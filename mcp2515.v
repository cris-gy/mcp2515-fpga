==> flow/design.v <==
`timescale 1ns / 1ps
module mcp2515 (clk50, cs, si, sck, rst_n, tx_empty, tx_flag, so, mebg);
input clk50, rst_n, so;
output cs, si, sck, tx_empty, tx_flag, mebg;
reg cc, sc, da, init, tx_flag, tx_empty, sck, cs, si, uscount_c, rec, mebg;
reg [7:0] cc_buff;
reg [7:0] sc_buff;
reg [3:0] state;
reg [7:0] canlen_buff;
reg [7:0] da_buff;
reg [8:0] clk_count;
reg [8:0] uscount;
reg [6:0] mscount;
reg [4:0] c_count;
reg [7:0] rec_data;
parameter RSTMCP = 0, DELAY = 1, CNF1 = 2, CNF2 = 3, CNF3 = 4, TXB0SIDH = 5, TXB0SIDL = 6, RXB0CTRL = 7, RXB0DLC = 8, RXF0SIDH = 9, RXF0SIDL = 10, CANINTF = 11, CANINTE = 12, CANWORK = 13;
parameter CANSENDLEN = 9, CANSENDDATA0 = 1, CANSENDDATA1 = 2, CANSENDDATA2 = 3, CANSENDDATA3 = 4, CANSENDDATA4 = 5, CANSENDDATA5 = 6, CANSENDDATA6 = 7, CANSENDDATA7 = 8, CANSENDPRE =0, CANSENDQUE = 10, CANDELAY = 11;
parameter CTRLCOMMAND = 0, SETCOMMAND = 1, DATA = 2;
always @ (posedge clk50)
begin 
    if (cs)
		begin
        	sck <= 1;
        	clk_count <= 0;
		end
    else if (clk_count == 9'd199)
		begin
        	sck <= 0;
        	clk_count <= clk_count + 1'b1;
		end
    else if (clk_count == 9'd399)
		begin
        	sck <= 1;
        	clk_count <= 0;
		end
    else
        clk_count <= clk_count+ 1'b1;
end
always @ (posedge clk50)
begin
	if (clk_count == 9'd199 & (cc | sc | da)) 
		begin
			if(cc == 1) 
				si <= cc_buff[7];
			else if(sc == 1) 
				si <= sc_buff[7];
			else if(da == 1) 
				si <= da_buff[7];
			else
				si <= 0;
		end
end
always @ (posedge clk50)
begin
	if (uscount_c)
		uscount <= 0;
	else
		uscount <= uscount + 1'b1;
end
always @ (posedge clk50 or negedge rst_n)
begin
	if (rst_n == 0)
		begin
			cs <= 1;
			cc <= 0;
			sc <= 0;
			da <= 0;
			init <= 0;
			tx_empty <= 1;
			tx_flag <= 0;
			state <= 0;
			c_count <= 0;
			uscount_c <= 1;
			mscount <= 0;
			rec <= 0;
			mebg <= 0;
			rec_data <= 0;
		end
	else if (uscount_c == 0) 
		begin
			if (uscount == 9'd499)
				uscount_c <= 1;
		end
	else
		begin
			if (cc == 0 && sc == 0 && da == 0 && init == 0) 
				begin
					case (state)
						RSTMCP:begin 
									cc <= 1;
									cc_buff <= 8'hC0;
									state <= state + 1'b1;
								end
						DELAY:begin 
									if (mscount == 7'd100)
										begin
											state <= state + 1'b1;
											mscount <= 0;
										end
									else
										begin
											uscount_c <= 0;
											mscount <= mscount + 1'b1;
										end
								end
						CNF1:begin 
									cc <= 1;
									cc_buff <= 8'h02;
									sc <= 1;
									sc_buff <= 8'h2A;
									da <= 1;
									da_buff <= 8'h03;
									state <= state + 1'b1;
								end
						CNF2:begin 
									cc <= 1;
									cc_buff <= 8'h02;
									sc <= 1;
									sc_buff <= 8'h29;
									da <= 1;
									da_buff <= 8'h90;
									state <= state + 1'b1;
								end
						CNF3:begin 
									cc <= 1;
									cc_buff <= 8'h02;
									sc <= 1;
									sc_buff <= 8'h28;
									da <= 1;
									da_buff <= 8'h02;
									state <= state + 1'b1;
								end
						TXB0SIDH:begin 
									cc <= 1;
									cc_buff <= 8'h02;
									sc <= 1;
									sc_buff <= 8'h31;
									da <= 1;
									da_buff <= 8'hFF;
									state <= state + 1'b1;
								end
						TXB0SIDL:begin 
									cc <= 1;
									cc_buff <= 8'h02;
									sc <= 1;
									sc_buff <= 8'h32;
									da <= 1;
									da_buff <= 8'hE0;
									state <= state + 1'b1;
								end
						RXB0CTRL:begin 
									cc <= 1;
									cc_buff <= 8'h02;
									sc <= 1;
									sc_buff <= 8'h60;
									da <= 1;
									da_buff <= 8'h20;
									state <= state + 1'b1;
								end
						RXB0DLC:begin 
									cc <= 1;
									cc_buff <= 8'h02;
									sc <= 1;
									sc_buff <= 8'h65;
									da <= 1;
									da_buff <= 8'h08;
									state <= state + 1'b1;
								end
						RXF0SIDH:begin 
									cc <= 1;
									cc_buff <= 8'h02;
									sc <= 1;
									sc_buff <= 8'h00;
									da <= 1;
									da_buff <= 8'hFF;
									state <= state + 1'b1;
								end
						RXF0SIDL:begin 
									cc <= 1;
									cc_buff <= 8'h02;
									sc <= 1;
									sc_buff <= 8'h01;
									da <= 1;
									da_buff <= 8'hE0;
									state <= state + 1'b1;
								end
						CANINTF:begin 
									cc <= 1;
									cc_buff <= 8'h02;
									sc <= 1;
									sc_buff <= 8'h2C;
									da <= 1;
									da_buff <= 8'h00;
									state <= state + 1'b1;
								end
						CANINTE:begin 
									cc <= 1;
									cc_buff <= 8'h02;
									sc <= 1;
									sc_buff <= 8'h2B;
									da <= 1;
									da_buff <= 8'h01;
									state <= state + 1'b1;
								end
						CANWORK:begin 
									cc <= 1;
									cc_buff <= 8'h02;
									sc <= 1;
									sc_buff <= 8'h0F;
									da <= 1;
									da_buff <= 8'h04;
									state <= 0;
									init <= 1;
									tx_flag <= 1;
								end
						default:begin
								state <= 0;
							end
					endcase
				end
			else if (cc)
				begin
					cs <= 0;
					if (c_count == 6'd8 && clk_count == 9'd120) 
						begin
							cs <= 1;
							c_count <= 0;
							uscount_c <= 0;
							cc <= 0;
						end
					else if (c_count < 6'd8 && clk_count == 9'd320) 
						begin
							cc_buff <= cc_buff << 1;
							c_count <= c_count + 1'b1;
						end
				end
			else if (sc)
				begin
					cs <= 0;
					if (c_count == 6'd8 && clk_count == 9'd120) 
						begin
							cs <= 1;
							c_count <= 0;
							uscount_c <= 0;
							sc <= 0;
						end
					else if (c_count < 6'd8 && clk_count == 9'd320) 
						begin
							sc_buff <= sc_buff << 1;
							c_count <= c_count + 1'b1;
						end
				end
			else if (cc == 0 && sc == 0 && da == 0 && tx_flag == 1 && rec == 0) 
				begin
					tx_empty <= 0;
					case (state)
						CANSENDLEN:begin 
										cc <= 1;
										cc_buff <= 8'h02;
										sc <= 1;
										sc_buff <= 8'h35;
										da <= 1;
										da_buff <= 8'h08;
										state <= state + 1'b1;
									end
						CANSENDDATA0:begin 
										cc <= 1;
										cc_buff <= 8'h02;
										sc <= 1;
										sc_buff <= 8'h36;
										da <= 1;
										da_buff <= 8'h31;
										state <= state + 1'b1;
									end
						CANSENDDATA1:begin 
										cc <= 1;
										cc_buff <= 8'h02;
										sc <= 1;
										sc_buff <= 8'h37;
										da <= 1;
										da_buff <= 8'h32;
										state <= state + 1'b1;
									end
						CANSENDDATA2:begin 
										cc <= 1;
										cc_buff <= 8'h02;
										sc <= 1;
										sc_buff <= 8'h38;
										da <= 1;
										da_buff <= 8'h33;
										state <= state + 1'b1;
									end
						CANSENDDATA3:begin 
										cc <= 1;
										cc_buff <= 8'h02;
										sc <= 1;
										sc_buff <= 8'h39;
										da <= 1;
										da_buff <= 8'h34;
										state <= state + 1'b1;
									end
						CANSENDDATA4:begin 
										cc <= 1;
										cc_buff <= 8'h02;
										sc <= 1;
										sc_buff <= 8'h3A;
										da <= 1;
										da_buff <= 8'h35;
										state <= state + 1'b1;
									end
						CANSENDDATA5:begin 
										cc <= 1;
										cc_buff <= 8'h02;
										sc <= 1;
										sc_buff <= 8'h3B;
										da <= 1;
										da_buff <= 8'h36;
										state <= state + 1'b1;
									end
						CANSENDDATA6:begin 
										cc <= 1;
										cc_buff <= 8'h02;
										sc <= 1;
										sc_buff <= 8'h3C;
										da <= 1;
										da_buff <= 8'h37;
										state <= state + 1'b1;
									end
						CANSENDDATA7:begin 
										cc <= 1;
										cc_buff <= 8'h02;
										sc <= 1;
										sc_buff <= 8'h3D;
										da <= 1;
										da_buff <= 8'h38;
										state <= state + 1'b1;
									end
						CANSENDPRE:begin
										if (mscount == 7'd100)
											begin
												mscount <= 0;
												cc <= 1;
												cc_buff <= 8'h03;
												sc <= 1;
												sc_buff <= 8'h08;
												rec <= 1'b1;
											end
										else if (rec_data & 8'h01)
											begin
												state <=  state + 1'b1;
											end
										else
											begin
												uscount_c <= 0;
												mscount <= mscount + 1'b1;
											end
									end
						CANSENDQUE:begin 
										cc <= 1;
										cc_buff <= 8'h02;
										sc <= 1;
										sc_buff <= 8'h30;
										da <= 1;
										da_buff <= 8'h08;
										state <= state + 1'b1;
										tx_empty <= 1;
									end
						CANDELAY:begin
										if (mscount == 7'd127)
											begin
												state <= 0;
												mebg <= 1;
												mscount <= 0;
											end
										else
											begin
												uscount_c <= 0;
												mscount <= mscount + 1'b1;
											end
									end
						default:tx_flag  <= 0;
					endcase
				end
			else if (da)
				begin
					cs <= 0;
					if (c_count == 6'd8 && clk_count == 9'd120) 
						begin
							cs <= 1;
							uscount_c <= 0;
							c_count <= 0;
							da <= 0;
						end
					else if (c_count < 6'd8 && clk_count == 9'd320) 
						begin
							da_buff <= da_buff << 1;
							c_count <= c_count + 1'b1;
						end
				end
			else if (rec == 1) 
				begin
					cs <= 0;
					if (clk_count == 9'd130)
						begin
							rec_data[0] <= so;
							c_count <= c_count + 1'b1;
						end
					else if (c_count < 6'd8 && clk_count == 9'd200)
						rec_data <= rec_data << 1;
					else if (c_count == 6'd8 && clk_count == 9'd160)
						begin
							c_count <= 0;
							rec <= 0;
							uscount_c <= 0;
							cs <= 1;
						end
				end
			else 
				init <= 0;
		end
end
endmodule
======== From RTL to reports: mcp2515 ========
Tool output for the design above, in the order of the flow.
Line numbers count from 1 in the design file above.
Library cell names are shortened.
The mark - stands for no value.
inputs
  design top .............................. mcp2515
  clock ................................... clk50
  standard-cell library ................... sky130hd
  library corner .......................... tt_025C_1v80

======== Elaborated design ========
Source: Yosys, flattened and elaborated, memories not mapped. Widths are those after wreduce. Registers that Yosys merges into a memory's read port (data or address) are not register bits. Print and check cells do not count. Equal cells are merged and count once.
cells by class
  add/subtract/negate cells ............... 5
  $lt $le $gt $ge ......................... 1
  equality and inequality tests ........... 57
  mux-type cells .......................... 127
  bitwise gates (word level) .............. 10
  reduce/logical cells .................... 47
operator list
  kind                                                                       count
  8-bit two-way mux                                                          21
  8-bit case mux with 12-bit select                                          1
  8-bit case mux with 11-bit select                                          1
  8-bit case mux with 10-bit select                                          1
  8-bit case mux with 9-bit select                                           1
  1-bit two-way mux                                                          66
  7-bit two-way mux                                                          9
  5-bit two-way mux                                                          10
  12-bit OR reduction                                                        3
  9-bit by 8-bit == test with 1-bit output (second input constant)           4
  9-bit AND reduction                                                        4
  8-bit case mux with 2-bit select                                           2
  4-bit two-way mux                                                          8
  7-bit AND reduction                                                        4
  3-bit inequality test (second input constant)                              9
  9-bit == test (second input constant)                                      3
  4-bit == test (second input constant)                                      6
  11-bit by 3-bit inequality test with 1-bit output (second input constant)  2
  2-bit by 1-bit inequality test with 1-bit output (second input constant)   10
  9-bit by 1-bit adder with 9-bit output (second input constant)             2
  9-bit two-way mux                                                          2
  4-bit by 3-bit == test with 1-bit output (second input constant)           4
  3-bit nonzero test                                                         5
  7-bit == test (second input constant)                                      2
  7-bit case mux with 2-bit select                                           1
  13-bit by 1-bit inequality test with 1-bit output (second input constant)  1
  13-bit nonzero test                                                        1
  13-bit OR reduction                                                        1
Other operator kinds: 32; their cells: 63.
storage and ports
  register bits ........................... 71
  input bits .............................. 3
  output and inout bits ................... 6
  cells after elaboration ................. 268

======== Logic depth ========
Depth = most cells in a row (Yosys ltp): at word level without a register or memory, in the mapped netlist without a sequential cell, where the memories' decode and read muxes count.
logic depth
  depth after elaboration ................. 12
  ABC_AREA ................................ 0
  gate-level depth with buffers ........... 10
  mapped depth without buffers ............ 8

======== After synthesis ========
Yosys stat after the flow's synthesis: flattened, memories mapped to cells. It holds for the ABC_AREA given above (unset counts as 0); a run with the other value may have another netlist.
cells by type
  cell type  count  area in all (um^2)
  edfxtp_1   25     750.72
  dfrtp_1    24     600.576
  dfxtp_1    19     380.365
  nor2_1     56     210.202
  o21ai_0    41     205.197
  nand2_1    51     191.434
  a21oi_1    32     160.154
  ha_1       12     150.144
  o31ai_1    11     82.579
  clkbuf_1   21     78.826
  dfstp_2    3      78.826
  inv_1      20     75.072
  nand3_1    15     75.072
  nand2b_1   11     68.816
  xor2_1     7      61.309
  nor3_1     12     60.058
  xnor2_1    6      52.55
  mux2i_1    5      50.048
Other cell types: 53; their cells: 130.
mapped netlist
  cell count .............................. 501
  synthesis area .......................... 4345.4 um^2
  sequential area ......................... 1810.5 um^2
  mapped flip-flops ....................... 71
  buffers ................................. 30

======== Timing after synthesis ========
Path of least setup slack by OpenSTA after synthesis, without wires, with an ideal clock, recovery checks aside; 20% of the period is set as input and as output delay. Where synthesis merged equal registers, the netlist keeps one of their names.
timing path after synthesis
  path kind ............................... reg-to-reg
  start ................................... register state[0]
  end ..................................... register da_buff[0]
  period .................................. 3.58 ns
  library setup time ...................... 0.419 ns
  time at the first pin ................... 0.000 ns
  arrival ................................. 3.056 ns
  data required time ...................... 3.161 ns
  path slack .............................. 0.105 ns
  path delay .............................. 3.475 ns
  stages on the path ...................... 9
  path buffers ............................ 1
  period reached after synthesis .......... 3.475 ns
"path delay" is the arrival time less input delay plus setup time.
"stages on the path": output pins that drive a net of the path, with the launching flip-flop's if there is one; two outputs of one cell count as two.
"period reached after synthesis" = period - worst setup slack (recovery checks aside). The figure is calculated, with input and output delays left at 20% of the set period.
Between the ends stands the longest chain of elaborated cells between them, by number of cells; it is not shown to be the way that was timed. Of several equally long chains one is given.
A line is the first line of the expression or statement that the cell stems from. Yosys adds cells for indexed reads and writes and turns some case tables into memories.
A register here has more assigning lines than the two given.
The path ends at the enable pin of a flip-flop; only ways to that pin are counted.
on the way, after synthesis
  cells stage by stage .................... dfrtp_1 > inv_1 > ha_1 > clkbuf_1 > or3_1 > a21o_1 > a21oi_1 > or2_2 > a2111oi_0
  length of the longest elaborated chain .. 4
  elaborated cells between the ends (all ways) .. 19
  those cells by class .................... eq/ne: 15; reduce/logical: 4
RTL lines, path after synthesis
  element                                            line  RTL
  from (decl)                                        8     reg [3:0] state;
  from (assign)                                      92    state <= state + 1'b1;
  from (assign)                                      97    state <= state + 1'b1;
  4-bit by 3-bit == test with 1-bit output           256   case (state)
  2-bit OR reduction                                 -
  11-bit by 3-bit inequality test with 1-bit output  -
  9-bit AND reduction                                -
  to (assign)                                        263   da_buff <= 8'h08;
  to (assign)                                        396   da_buff <= da_buff << 1;
  to (decl)                                          10    reg [7:0] da_buff;

======== Path in the finished layout ========
Path of least setup slack in the final report of entry A (OpenROAD, finished layout, wires in). Where an end is a register, its clock arrival counts in the times.
timing path after layout
  path kind ............................... reg-to-reg
  start ................................... register sc
  end ..................................... register sc_buff[7]
  period .................................. 3.29 ns
  library setup time ...................... 0.29 ns
  time at the first pin ................... 0.33 ns
  arrival ................................. 2.38 ns
  data required time ...................... 3.33 ns
  path slack .............................. 0.96 ns
  stages on the path ...................... 7
  path buffers ............................ 0
Between the ends stands the longest chain of elaborated cells between them, by number of cells; it is not shown to be the way that was timed. Of several equally long chains one is given.
A register here has more assigning lines than the two given.
The path ends at the enable pin of a flip-flop; only ways to that pin are counted.
on the way, after layout
  cells stage by stage .................... dfrtp_4 > or3_4 > nor2_4 > o21ai_0 > nor3b_1 > a211o_1 > and3_4
  length of the longest elaborated chain .. 7
  elaborated cells between the ends (all ways) .. 14
  those cells by class .................... eq/ne: 5; logic: 1; reduce/logical: 8
RTL lines, path after layout
  element                         line  RTL
  from (decl)                     5     reg cc, sc, da, init, tx_flag, tx_empty, sck, cs, si, uscount_c, rec, mebg;
  from (assign)                   66    sc <= 0;
  from (assign)                   109   sc <= 1;
  1-bit inverter                  253   else if (cc == 0 && sc == 0 && da == 0 && tx_flag == 1 && rec == 0)
  1-bit logical AND (4 in a row)  253
  3-bit nonzero test              -
  9-bit AND reduction             -
  to (assign)                     249   sc_buff <= sc_buff << 1;
  to (assign)                     261   sc_buff <= 8'h35;
  to (decl)                       7     reg [7:0] sc_buff;

mcp2515 through Yosys and OpenROAD on sky130hd: 2 stored runs, unordered, with their settings and measured results. The constraints put input and output delay at 20% of the set period each and load the outputs with 0.01 pF.
"achieved clock period" is the run's clock period less its worst setup slack. It is reckoned from that one timing run; input and output delays stay at 20% of the period that was set.
"worst path time" means the part of the period allowed to the worst setup path (the constraints hold back 20% at inputs and 20% at outputs) less its slack; where the path has registers, the arrival times of their clocks count too.
By "total power of the final layout" is meant OpenSTA's value without simulated activity: inputs other than the clock are taken to toggle once in ten clock periods, and the tool carries that through the logic.

======== entry A ========
==> flow/run.sh <==
#!/bin/bash
# the make line also repeats the synthesis and layout settings of config.mk as NAME=value (left out here)
make -C /OpenROAD-flow-scripts/flow DESIGN_CONFIG=/design/flow/config.mk WORK_HOME=/design/flow/orfs CLKGATE_MAP_FILE= finish
==> flow/config.mk <==
export PLATFORM = sky130hd
export DESIGN_NAME = mcp2515
export DESIGN_NICKNAME = mcp2515
export VERILOG_FILES = /design/flow/design.v
export SDC_FILE = /design/flow/constraint.sdc
export NUM_CORES = 4
export LEC_CHECK = 0
export ABC_AREA = 0
export CAP_MARGIN = 20
export CORE_MARGIN = 2
export CORE_UTILIZATION = 18
export PLACE_DENSITY = 0.89
export SETUP_SLACK_MARGIN = 0.97
export SLEW_MARGIN = 20
export TNS_END_PERCENT = 95
==> flow/constraint.sdc <==
create_clock -name core_clock -period 3.29 [get_ports {clk50}]
set_input_delay 0.6580 -clock core_clock [delete_from_list [all_inputs] [get_ports {clk50}]]
set_output_delay 0.6580 -clock core_clock [all_outputs]
set_load 0.01 [all_outputs]

-------- measured, entry A --------
  worst slack on setup checks ............. 0.958 ns
  achieved clock period ................... 2.332 ns
  post-synthesis cell area ................ 4345.4 um^2
  utilization in the final report ......... 0.234
  worst path time ......................... 2.33 ns
  worst setup path type ................... reg-to-reg
  total power of the final layout ......... 0.001871 W
  standard-cell area after layout ......... 5515.3 um^2
  area of the die ......................... 25400.4 um^2
  post-route setup TNS .................... 0.000 ns

======== entry B ========
==> flow/run.sh <==
#!/bin/bash
# the make line also repeats the synthesis and layout settings of config.mk as NAME=value (left out here)
make -C /OpenROAD-flow-scripts/flow DESIGN_CONFIG=/design/flow/config.mk WORK_HOME=/design/flow/orfs CLKGATE_MAP_FILE= finish
==> flow/config.mk <==
export PLATFORM = sky130hd
export DESIGN_NAME = mcp2515
export DESIGN_NICKNAME = mcp2515
export VERILOG_FILES = /design/flow/design.v
export SDC_FILE = /design/flow/constraint.sdc
export NUM_CORES = 4
export LEC_CHECK = 0
export ABC_AREA = 1
export CAP_MARGIN = 0
export CELL_PAD_IN_SITES_DETAIL_PLACEMENT = 1
export CORE_ASPECT_RATIO = 0.65
export CORE_MARGIN = 2
export CORE_UTILIZATION = 41
export CTS_CLUSTER_SIZE = 100
export GPL_ROUTABILITY_DRIVEN = 1
export GPL_TIMING_DRIVEN = 0
export MAX_ROUTING_LAYER = met4
export SETUP_SLACK_MARGIN = 0.13
export SLEW_MARGIN = 0
==> flow/constraint.sdc <==
create_clock -name core_clock -period 2.35 [get_ports {clk50}]
set_input_delay 0.4700 -clock core_clock [delete_from_list [all_inputs] [get_ports {clk50}]]
set_output_delay 0.4700 -clock core_clock [all_outputs]
set_load 0.01 [all_outputs]

-------- measured, entry B --------
  worst slack on setup checks ............. 0.127 ns
  achieved clock period ................... 2.223 ns
  post-synthesis cell area ................ 4496.8 um^2
  utilization in the final report ......... 0.503
  worst path time ......................... 2.22 ns
  worst setup path type ................... reg-to-reg
  total power of the final layout ......... 0.002561 W
  standard-cell area after layout ......... 5301.3 um^2
  area of the die ......................... 11841.4 um^2
  post-route setup TNS .................... 0.000 ns
